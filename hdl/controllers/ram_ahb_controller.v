==> flow/design.v <==
`timescale              1ns/1ps
`default_nettype        none
module ram_ahb_controller #( parameter AW = 13)  
 (
    input wire              HCLK,
    input wire              HRESETn,
    input wire              HSEL,
    input wire [31:0]       HADDR,
    input wire [1:0]        HTRANS,
    input wire              HWRITE,
    input wire              HREADY,
    input wire [31:0]       HWDATA,
    input wire [2:0]        HSIZE,
    output reg              HREADYOUT,
    output wire [31:0]      HRDATA,
    input  wire [31:0]      DO,
    output wire [31:0]      DI,
    output wire [31:0]      BEN,
    output wire [AW-3:0]    AD,
    output wire             EN,
    output wire             R_WB
);   
    wire [31:0]      SRAMRDATA;
    wire [3:0]       SRAMWEN;
    wire [31:0]      SRAMWDATA;
    wire             SRAMCS;
    wire [AW-3:0]    SRAMADDR;
    wire             SRAMCLK;
    assign SRAMRDATA = DO;
    assign DI        = SRAMWDATA;
    assign BEN       = {{8{SRAMWEN[3]}}, {8{SRAMWEN[2]}}, {8{SRAMWEN[1]}}, {8{SRAMWEN[0]}}};
    assign AD        = SRAMADDR;
    assign EN        = SRAMCS;
    assign R_WB      = ~(SRAMWEN[3] | SRAMWEN[2] | SRAMWEN[1] | SRAMWEN[0]);
    reg  [(AW-3):0]         buf_addr;           
    reg  [ 3:0]             buf_we;             
    reg                     buf_hit;            
    reg  [31:0]             buf_data;           
    reg                     buf_pend;           
    reg                     buf_data_en;        
    wire ahb_wr  = HTRANS[1] & HSEL & HREADY & HWRITE;
    wire ahb_rd  = HTRANS[1] & HSEL & HREADY & ~HWRITE;
    wire buf_pend_nxt = (buf_pend | buf_data_en) & ahb_rd;
    always @(posedge HCLK or negedge HRESETn)
        if (~HRESETn)
        buf_pend <= 1'b0;
        else
        buf_pend <= buf_pend_nxt;
    reg ram_write_stall;
    wire ram_write   = ((buf_pend | buf_data_en)  & (~ahb_rd)) | ram_write_stall;
    assign SRAMWEN   = {4{ram_write}} & buf_we[3:0];
    assign SRAMADDR  = ahb_rd ? HADDR[AW-1:2] : buf_addr;
    assign SRAMCS    = ahb_rd | ram_write ;
    assign SRAMCLK   = HCLK;
    wire is_byte     = (HSIZE == 3'b000);
    wire is_half     = (HSIZE == 3'b001);
    wire is_word     = (HSIZE == 3'b010);
    wire byte_0      = is_byte & (HADDR[1:0] == 2'b00);
    wire byte_1      = is_byte & (HADDR[1:0] == 2'b01);
    wire byte_2      = is_byte & (HADDR[1:0] == 2'b10);
    wire byte_3      = is_byte & (HADDR[1:0] == 2'b11);
    wire half_0      = is_half & ~HADDR[1];
    wire half_2      = is_half & HADDR[1];
    wire byte_we_0   = is_word | half_0 | byte_0;
    wire byte_we_1   = is_word | half_0 | byte_1;
    wire byte_we_2   = is_word | half_2 | byte_2;
    wire byte_we_3   = is_word | half_2 | byte_3;
    wire [3:0] buf_we_nxt = {4{ahb_wr}} & {byte_we_3, byte_we_2, byte_we_1, byte_we_0};
    always @(posedge HCLK or negedge HRESETn)
        if (~HRESETn)
        buf_we <= 4'b0000;
        else if(ahb_wr)
        buf_we <= buf_we_nxt;
    always @(posedge HCLK or negedge HRESETn)
        if (~HRESETn)
        buf_data_en <= 1'b0;
        else
        buf_data_en <= ahb_wr & ~HADDR[23];  
    always @(posedge HCLK) begin
        if(buf_data_en) begin
            if(buf_we[3]) buf_data[31:24] <= HWDATA[31:24];
            if(buf_we[2]) buf_data[23:16] <= HWDATA[23:16];
            if(buf_we[1]) buf_data[15: 8] <= HWDATA[15: 8];
            if(buf_we[0]) buf_data[ 7: 0] <= HWDATA[ 7: 0];
        end
    end
    always @(posedge HCLK or negedge HRESETn) begin
        if (~HRESETn)
            buf_addr <= {(AW-2){1'b0}};
        else if (ahb_wr)
            buf_addr <= HADDR[(AW-1):2];
    end
    wire  buf_hit_nxt = (HADDR[AW-1:2] == buf_addr[AW-3 - 0:0]);
    always @(posedge HCLK or negedge HRESETn)
        if (~HRESETn)
            buf_hit <= 1'b0;
        else if(ahb_rd)
            buf_hit <= buf_hit_nxt;
    wire [ 3:0] short  = {4{buf_hit}} & buf_we; 
    assign  HRDATA = { 
                short[3] ? buf_data[31:24] : SRAMRDATA[31:24],
                short[2] ? buf_data[23:16] : SRAMRDATA[23:16],
                short[1] ? buf_data[15: 8] : SRAMRDATA[15: 8],
                short[0] ? buf_data[ 7: 0] : SRAMRDATA[ 7: 0] 
            };
    assign SRAMWDATA = (buf_pend) ? buf_data : HWDATA[31:0];
    reg [2:0] delay_cycles;
    reg [2:0] delay_count;
    reg ahb_wr_stall;
    reg last_delay_cycle_wr;
    always@ (posedge HCLK or negedge HRESETn) begin
        if (!HRESETn) begin
            last_delay_cycle_wr <= 0;
        end else if(HREADY) begin
            last_delay_cycle_wr       <= HADDR[23]==1'b1 && ahb_wr;
        end
    end
    always @(posedge HCLK or negedge HRESETn)
        if (~HRESETn)
            delay_cycles <= 3'b000;
        else if(last_delay_cycle_wr)
            delay_cycles <= 3'b000;  
    always @(posedge HCLK or negedge HRESETn) begin
        if (~HRESETn) begin
            HREADYOUT <= 1'b1;
            delay_count <= 3'b000;
            ahb_wr_stall <= 3'b000;
            ram_write_stall <= 1'b0;
        end
        else if((delay_count < delay_cycles) && (ahb_wr_stall|ahb_wr)) begin
            HREADYOUT <= 1'b0;
            delay_count <= delay_count + 3'b001;
            ahb_wr_stall <= 1'b1;
            ram_write_stall <= 1'b1;
        end
        else begin
            HREADYOUT <= 1'b1;
            delay_count <= 3'b000;
            ahb_wr_stall <= ahb_wr;
            ram_write_stall <= 1'b0;
        end
    end
endmodule
# ---- From RTL to reports: ram_ahb_controller
# Tool output for the design above, in the order of the flow.
# Lines are those of the file above, counted from 1.
# Operators carry their Yosys type and port widths (W data, S select, Z words).
# Cell names lack the library's common part.
# A cell with n/a has no value.
dict set report inputs {
  top {ram_ahb_controller}
  clk_port {HCLK}
  lib {sky130hd}
  corner {tt_025C_1v80}
}

# ---- Elaborated design
# Yosys after proc, flatten, opt, wreduce and memory -nomap, before mapping. Enables and synchronous resets that opt folds into registers are not counted as muxes. Memory bits, and registers merged into a memory's read port (data or address), are not among the register bits. Print and check cells are not counted. Equal cells are merged and count once.
dict set report word_totals {
  reg_bits 56
  input_bits 106
  out_inout_bits 110
  elab_cells 72
}
dict set report op_classes {
  addsub 1
  cmp 1
  n_eq 6
  muxes 10
  n_logic 34
  reduce_and_logical 7
}
# cell count
set ops {}
lappend ops {{$mux W32} 1}
lappend ops {{$mux W8} 4}
lappend ops {{$and A1 B1 Y1} 13}
lappend ops {{$or A1 B1 Y1} 13}
lappend ops {{$and A4 B4 Y4} 3}
lappend ops {{$eq A11 B11 Y1} 1}
lappend ops {{$mux W11} 1}
lappend ops {{$reduce_and A2 Y1} 4}
lappend ops {{$not A1 Y1} 5}
lappend ops {{$eq A2 B2 Y1 const B} 2}
lappend ops {{$add A3 B1 Y3 const B} 1}
lappend ops {{$lt A3 B1 Y1 const B} 1}
lappend ops {{$eq A3 B1 Y1 const B} 1}
lappend ops {{$eq A3 B2 Y1 const B} 1}
lappend ops {{$logic_not A3 Y1} 1}
lappend ops {{$mux W3} 1}
lappend ops {{$mux W1} 3}
lappend ops {{$eq A2 B1 Y1 const B} 1}
lappend ops {{$logic_not A2 Y1} 1}
lappend ops {{$logic_and A1 B1 Y1} 1}

# ---- Longest topological paths
# Longest topological path by Yosys (ltp), each cell counted once; first at word level (registers and memories cut), then after technology mapping (sequential cells cut; the memories' decode and read muxes count).
dict set report logic_depth {
  word_depth 11
  ABC_AREA 1
  depth_mapped 7
  mapped_depth_nobuf 7
}

# ---- Mapped cells and area
# Source: synth_stat.txt of the flow (Yosys; design flattened, memories mapped). It holds for the ABC_AREA given above (unset counts as 0); a run with the other value may have another netlist.
# Totals and module areas in this step are rounded.
dict set report synth_totals {
  stdcells 404
  synth_area_um2 3200
  seqArea_um2 1400
  ffs 50
  buf_cells 42
}
# type count area_total_um2
set types {}
lappend types {edfxtp_1 32 960.922}
lappend types {nand2_1 141 529.258}
lappend types {dfrtp_1 18 450.432}
lappend types {o21ai_0 59 295.283}
lappend types {buf_4 31 232.723}
lappend types {inv_1 53 198.941}
lappend types {mux2_2 10 112.608}
lappend types {o21ai_2 10 87.584}
lappend types {buf_6 4 45.043}
lappend types {nor2_1 12 45.043}
lappend types {xnor2_1 5 43.792}
lappend types {nand3_1 8 40.038}
lappend types {nor2_8 1 20.019}
lappend types {nand3_4 1 17.517}
lappend types {clkbuf_1 4 15.014}
lappend types {nand2_2 2 12.512}
lappend types {nand4_1 2 12.512}
lappend types {inv_2 3 11.261}
# Not listed: further types 7, cells in them 8.

# ---- Path before layout
# OpenSTA on the mapped netlist: ideal clock, no wires. The path of least setup slack (recovery checks aside). Input and output delay are each 20% of the period. Register names are those of the netlist, which keeps one name where synthesis merged equal registers.
dict set report synth_timing {
  path_type {reg2out}
  startpoint {register buf_data_en}
  endpoint {output BEN[10]}
  clock_period_ns 1.38
  output_delay_ns 0.276
  launch_ns 0.000
  t_arrival_ns 1.257
  t_required_ns 1.104
  path_slack_ns -0.153
  path_delay_ns 1.257
  driving_pins 6
  path_buffers 1
  period_less_setup_slack_ns 1.533
}
# "path_delay_ns" is the arrival time less input delay plus setup time.
# At an output port there is no setup time.
# "driving_pins": output pins that drive a net of the path, with the launching flip-flop's if there is one; two outputs of one cell count as two.
# "period_less_setup_slack_ns" is the clock period less the worst setup slack; recovery checks do not enter. This is arithmetic on one report: input and output delays are still those of the set period (20% each).
# Between the ends stands the longest chain of elaborated cells between them, by number of cells; it is not shown to be the way that was timed. Of several equally long chains one is given.
# Each line given opens the expression or statement behind the cell; cells for indexed reads and writes are added by Yosys, which also makes memories of some case tables.
dict set report synth_between {
  cell_sequence {dfrtp_1 -> nor2_1 -> nor2_1 -> inv_1 -> nor2_1 -> buf_4}
  elab_chain_cells 4
  cells_between 4
  classes_between {logic (4)}
}
# element line
set synth_rtl {}
lappend synth_rtl {{from (decl)} 40} ;# reg                     buf_data_en;
lappend synth_rtl {{from (assign)} 76} ;# buf_data_en <= 1'b0;
lappend synth_rtl {{from (assign)} 78} ;# buf_data_en <= ahb_wr & ~HADDR[23];
lappend synth_rtl {{$or A1 B1 Y1} 50} ;# wire ram_write   = ((buf_pend | buf_data_en)  & (~ahb_rd)) | ram_write_stall;
lappend synth_rtl {{$and A1 B1 Y1} 50}
lappend synth_rtl {{$or A1 B1 Y1} 50}
lappend synth_rtl {{$and A4 B4 Y4} 51} ;# assign SRAMWEN   = {4{ram_write}} & buf_we[3:0];
lappend synth_rtl {{to (decl)} 18} ;# output wire [31:0]      BEN,
# Nets of the timed path that keep an RTL name, with a line that drives or declares them; the list need not be complete.
# net line
set synth_named_nets {}
lappend synth_named_nets {BEN[8] 51}

# Flow runs of ram_ahb_controller

Module ram_ahb_controller, platform sky130hd: 2 stored runs of the flow (Yosys, OpenROAD) with differing settings, in no particular order. Input and output delays are each 20% of the period that was set; the output load is 0.01 pF.

# flow run A
==> flow/run.sh <==
#!/bin/bash
# the make line also repeats the synthesis and layout settings of config.mk as NAME=value (left out here)
make -C /OpenROAD-flow-scripts/flow DESIGN_CONFIG=/design/flow/config.mk WORK_HOME=/design/flow/orfs CLKGATE_MAP_FILE= finish
==> flow/config.mk <==
export PLATFORM = sky130hd
export DESIGN_NAME = ram_ahb_controller
export DESIGN_NICKNAME = ram_ahb_controller
export VERILOG_FILES = /design/flow/design.v
export SDC_FILE = /design/flow/constraint.sdc
export NUM_CORES = 4
export LEC_CHECK = 0
export ABC_AREA = 1
export CAP_MARGIN = 5
export CELL_PAD_IN_SITES_DETAIL_PLACEMENT = 1
export CELL_PAD_IN_SITES_GLOBAL_PLACEMENT = 3
export CORE_MARGIN = 4
export CORE_UTILIZATION = 61
export CTS_CLUSTER_DIAMETER = 123
export CTS_CLUSTER_SIZE = 22
export GPL_ROUTABILITY_DRIVEN = 1
export MIN_ROUTING_LAYER = met2
export PLACE_DENSITY_LB_ADDON = 0.13
export SETUP_SLACK_MARGIN = 0.12
export SLEW_MARGIN = 20
==> flow/constraint.sdc <==
create_clock -name core_clock -period 0.983 [get_ports {HCLK}]
set_input_delay 0.1966 -clock core_clock [delete_from_list [all_inputs] [get_ports {HCLK}]]
set_output_delay 0.1966 -clock core_clock [all_outputs]
set_load 0.01 [all_outputs]

==> flow run A: results <==
outcome="no final report: placement broke off with FLW-0024"

# flow run B
==> flow/run.sh <==
#!/bin/bash
# the make line also repeats the synthesis and layout settings of config.mk as NAME=value (left out here)
make -C /OpenROAD-flow-scripts/flow DESIGN_CONFIG=/design/flow/config.mk WORK_HOME=/design/flow/orfs CLKGATE_MAP_FILE= finish
==> flow/config.mk <==
export PLATFORM = sky130hd
export DESIGN_NAME = ram_ahb_controller
export DESIGN_NICKNAME = ram_ahb_controller
export VERILOG_FILES = /design/flow/design.v
export SDC_FILE = /design/flow/constraint.sdc
export NUM_CORES = 4
export LEC_CHECK = 0
export CAP_MARGIN = 20
export CELL_PAD_IN_SITES_DETAIL_PLACEMENT = 2
export CELL_PAD_IN_SITES_GLOBAL_PLACEMENT = 1
export CORE_ASPECT_RATIO = 1.15
export CORE_MARGIN = 2
export CORE_UTILIZATION = 50
export MAX_ROUTING_LAYER = met5
export PLACE_DENSITY = 0.49
export SETUP_SLACK_MARGIN = 0.03
export SLEW_MARGIN = 20
==> flow/constraint.sdc <==
create_clock -name core_clock -period 1.29 [get_ports {HCLK}]
set_input_delay 0.2580 -clock core_clock [delete_from_list [all_inputs] [get_ports {HCLK}]]
set_output_delay 0.2580 -clock core_clock [all_outputs]
set_load 0.01 [all_outputs]

==> flow run B: results <==
outcome="no final report: placement broke off with GPL-0301"
